==> flow/design.v <==
`timescale 1ns / 1ps
module InputSelection#(parameter n = 2)(
		input clk,
		input inc,
		input[0:8*n-1] InputVec,
		input[0:8*n-1] WeightVec,
		output reg[7:0] out1,out2
    );
	 initial begin
		out1 = 8'b0;
		out2 = 8'b0;
	 end
	integer count = 0;
	always@(posedge clk)begin
		if(inc)begin
			out1 = InputVec[8*count +:8];
			out2 = WeightVec[8*count +:8];
			count = count + 1;
		end
	end
endmodule
# Step by step through the tools: InputSelection
# The steps from the RTL of InputSelection to its reports follow in flow order.
# Line numbers count from 1 in the design file above.
# Operators carry their Yosys type and port widths (W data, S select, Z words).
# Cell names lack the library's common part.
# A cell with - has no value.
# setup
top_module,InputSelection
clock_port,clk
lib,sky130hd
corner,tt_025C_1v80

# Word level
# Yosys after proc, flatten, opt, wreduce and memory -nomap, before mapping. Enables and synchronous resets that opt folds into registers are not counted as muxes. Memory bits, and registers merged into a memory's read port (data or address), are not among the register bits. Print and check cells are not counted. Equal cells are merged and count once.
# op_classes
addsub,2
multipliers,0
div_mod_pow,0
cmp,0
n_eq,0
shifts,2
muxes,0
n_logic,0
n_reduce_logical,0
# op_table
op,count
$shiftx A16 B32 Y8,2
$add A32 B2 Y32 const B,1
$sub A5 B32 Y32 const A,1
# word_totals
register_bits,48
latch_bits,0
ram_bits,0
mem_bits_ro,0
clocked_rd_ports_x_width,0
mem_count,0
inputBits,34
out_inout_bits,16
wordCells,7

# Logic depth
# Longest topological path by Yosys (ltp), each cell counted once; first at word level (registers and memories cut), then after technology mapping (sequential cells cut; the memories' decode and read muxes count).
# logic_depth
depth_word,2
ABC_AREA,0
depth_mapped,4
ltp_nobuf,2

# Netlist
# Source: synth_stat.txt of the flow (Yosys; design flattened, memories mapped). It holds for the ABC_AREA given above (unset counts as 0); a run with the other value may have another netlist.
# types
cell,count,area_total_um2
edfxtp_1,19,570.547
mux2i_1,16,160.154
nor2_1,15,56.304
buf_6,2,22.522
buf_8,1,15.014
ha_1,1,12.512
xor2_1,1,8.758
buf_4,1,7.507
nor2_2,1,6.256
or2_1,1,6.256
inv_2,1,3.754
# synth_totals
cell_count,59
yosys_area_um2,869.6
seq_area_um2,570.5
ffs,19
buffers,4

# Worst setup path after synthesis
# Source: OpenSTA report_checks on the synthesized netlist (no wires, ideal clock, input and output delay 20% of the period each), path of least setup slack; recovery checks are left aside. Register names are those of the netlist, which keeps one name where synthesis merged equal registers.
# synth_path
path_kind,flip-flop to flip-flop
start,register count[0]
end,register out1[0]
period_ps,2440
setup_time_ps,254
launch_ps,0
arrival_ps,887
required_time_ps,2186
path_slack_ps,1299
delay_ps,1141
stages,5
path_buffers,2
synth_period_reached_ps,1141
# "delay_ps" = arrival - input delay + setup time.
# "stages" counts driving pins, that of a launching flip-flop among them; a cell with two outputs on the path counts twice.
# "synth_period_reached_ps" is the clock period less the worst setup slack; recovery checks do not enter. This is arithmetic on one report: input and output delays are still those of the set period (20% each).
# The rows between start and end are the longest chain of elaborated cells between them; the timing report does not say that the signal goes this way. Where chains are equally long, one stands for them.
# Each line given opens the expression or statement behind the cell; cells for indexed reads and writes are added by Yosys, which also makes memories of some case tables.
# synth_between
cell_sequence,edfxtp_1 -> buf_4 -> buf_6 -> mux2i_1 -> nor2_1
elab_chain_len,2
cone_cells,2
lines_between,1
cone_classes,1 x add/sub; 1 x shift
# synth_lines
element,line,text
from (decl),13,integer count = 0;
from (assign),18,count = count + 1;
$sub A5 B32 Y32,-,
$shiftx A16 B32 Y8,16,out1 = InputVec[8*count +:8];
to (assign),16,
to (decl),7,"output reg[7:0] out1,out2"

# Path in the finished layout
# Path of least setup slack in the final report of record 1 (OpenROAD, finished layout, wires in). Where an end is a register, its clock arrival counts in the times.
# The report prints the path's times to 10 ps; the period is as set.
# layout_path
path_kind,flip-flop to flip-flop
start,register count[0]
end,register count[2]
period_ps,764
setup_time_ps,240
launch_ps,300
arrival_ps,1280
required_time_ps,830
path_slack_ps,-450
stages,3
path_buffers,0
# The rows between start and end are the longest chain of elaborated cells between them; the timing report does not say that the signal goes this way. Where chains are equally long, one stands for them.
# layout_between
cell_sequence,edfxtp_1 -> ha_1 -> xor2_1
elab_chain_len,1
cone_cells,1
lines_between,1
cone_classes,1 x add/sub
# layout_lines
element,line,text
from (decl),13,integer count = 0;
from (assign),18,count = count + 1;
$add A32 B2 Y32,18,
to (assign),18,
to (decl),13,

# Below are 2 stored runs of the flow (Yosys, OpenROAD; platform sky130hd) on InputSelection, each with its settings and what was measured, unordered. Constraints: input delay and output delay 20% of the set period each, output load 0.01 pF.
# "achieved_clock_period_ps": clock period set for the run, less the worst setup slack. It is reckoned from that one timing run; input and output delays stay at 20% of the period that was set.
# By "critical_path_time_ps" is meant the share of the clock period that the worst setup path is allowed (20% is reserved at inputs, 20% at outputs), minus its slack. Clock arrival times at its registers enter into it.
# "power.total_mw": no workload was simulated; the value follows from the tool's default switching activity.
# "critical_path_time_ps" is known to 10 ps.
# Among the settings, - means not set for that run.
name,record 1,record 2
period_ns,0.764,2.23
CORE_UTILIZATION,41,21
SETUP_SLACK_MARGIN,0.21,-
PLACE_DENSITY_LB_ADDON,0.1,-
CORE_MARGIN,4,2
GPL_TIMING_DRIVEN,1,-
CTS_CLUSTER_SIZE,67,-
SLEW_MARGIN,0,20
MIN_ROUTING_LAYER,met2,met2
MAX_ROUTING_LAYER,met4,-
CAP_MARGIN,20,20
HOLD_SLACK_MARGIN,-,-0.03
CELL_PAD_IN_SITES_DETAIL_PLACEMENT,-,2
TNS_END_PERCENT,-,95
ABC_AREA,-,0
GPL_ROUTABILITY_DRIVEN,-,0
synthArea_um2,869.6,869.6
total_die_area_um2,2921.9,4671.7
finalCellArea_um2,1425.1,1437.6
finish.utilization_pct,71.9,35.9
setup_worst_slack_ps,-452,618
fin_tns_ps,-10724,0
worst_hold_slack_ps,373,567
power.total_mw,2.329,0.8563
achieved_clock_period_ps,1216,1612
critical_path_time_ps,1220,1170
worst_path_kind,flip-flop to flip-flop,flip-flop to output port
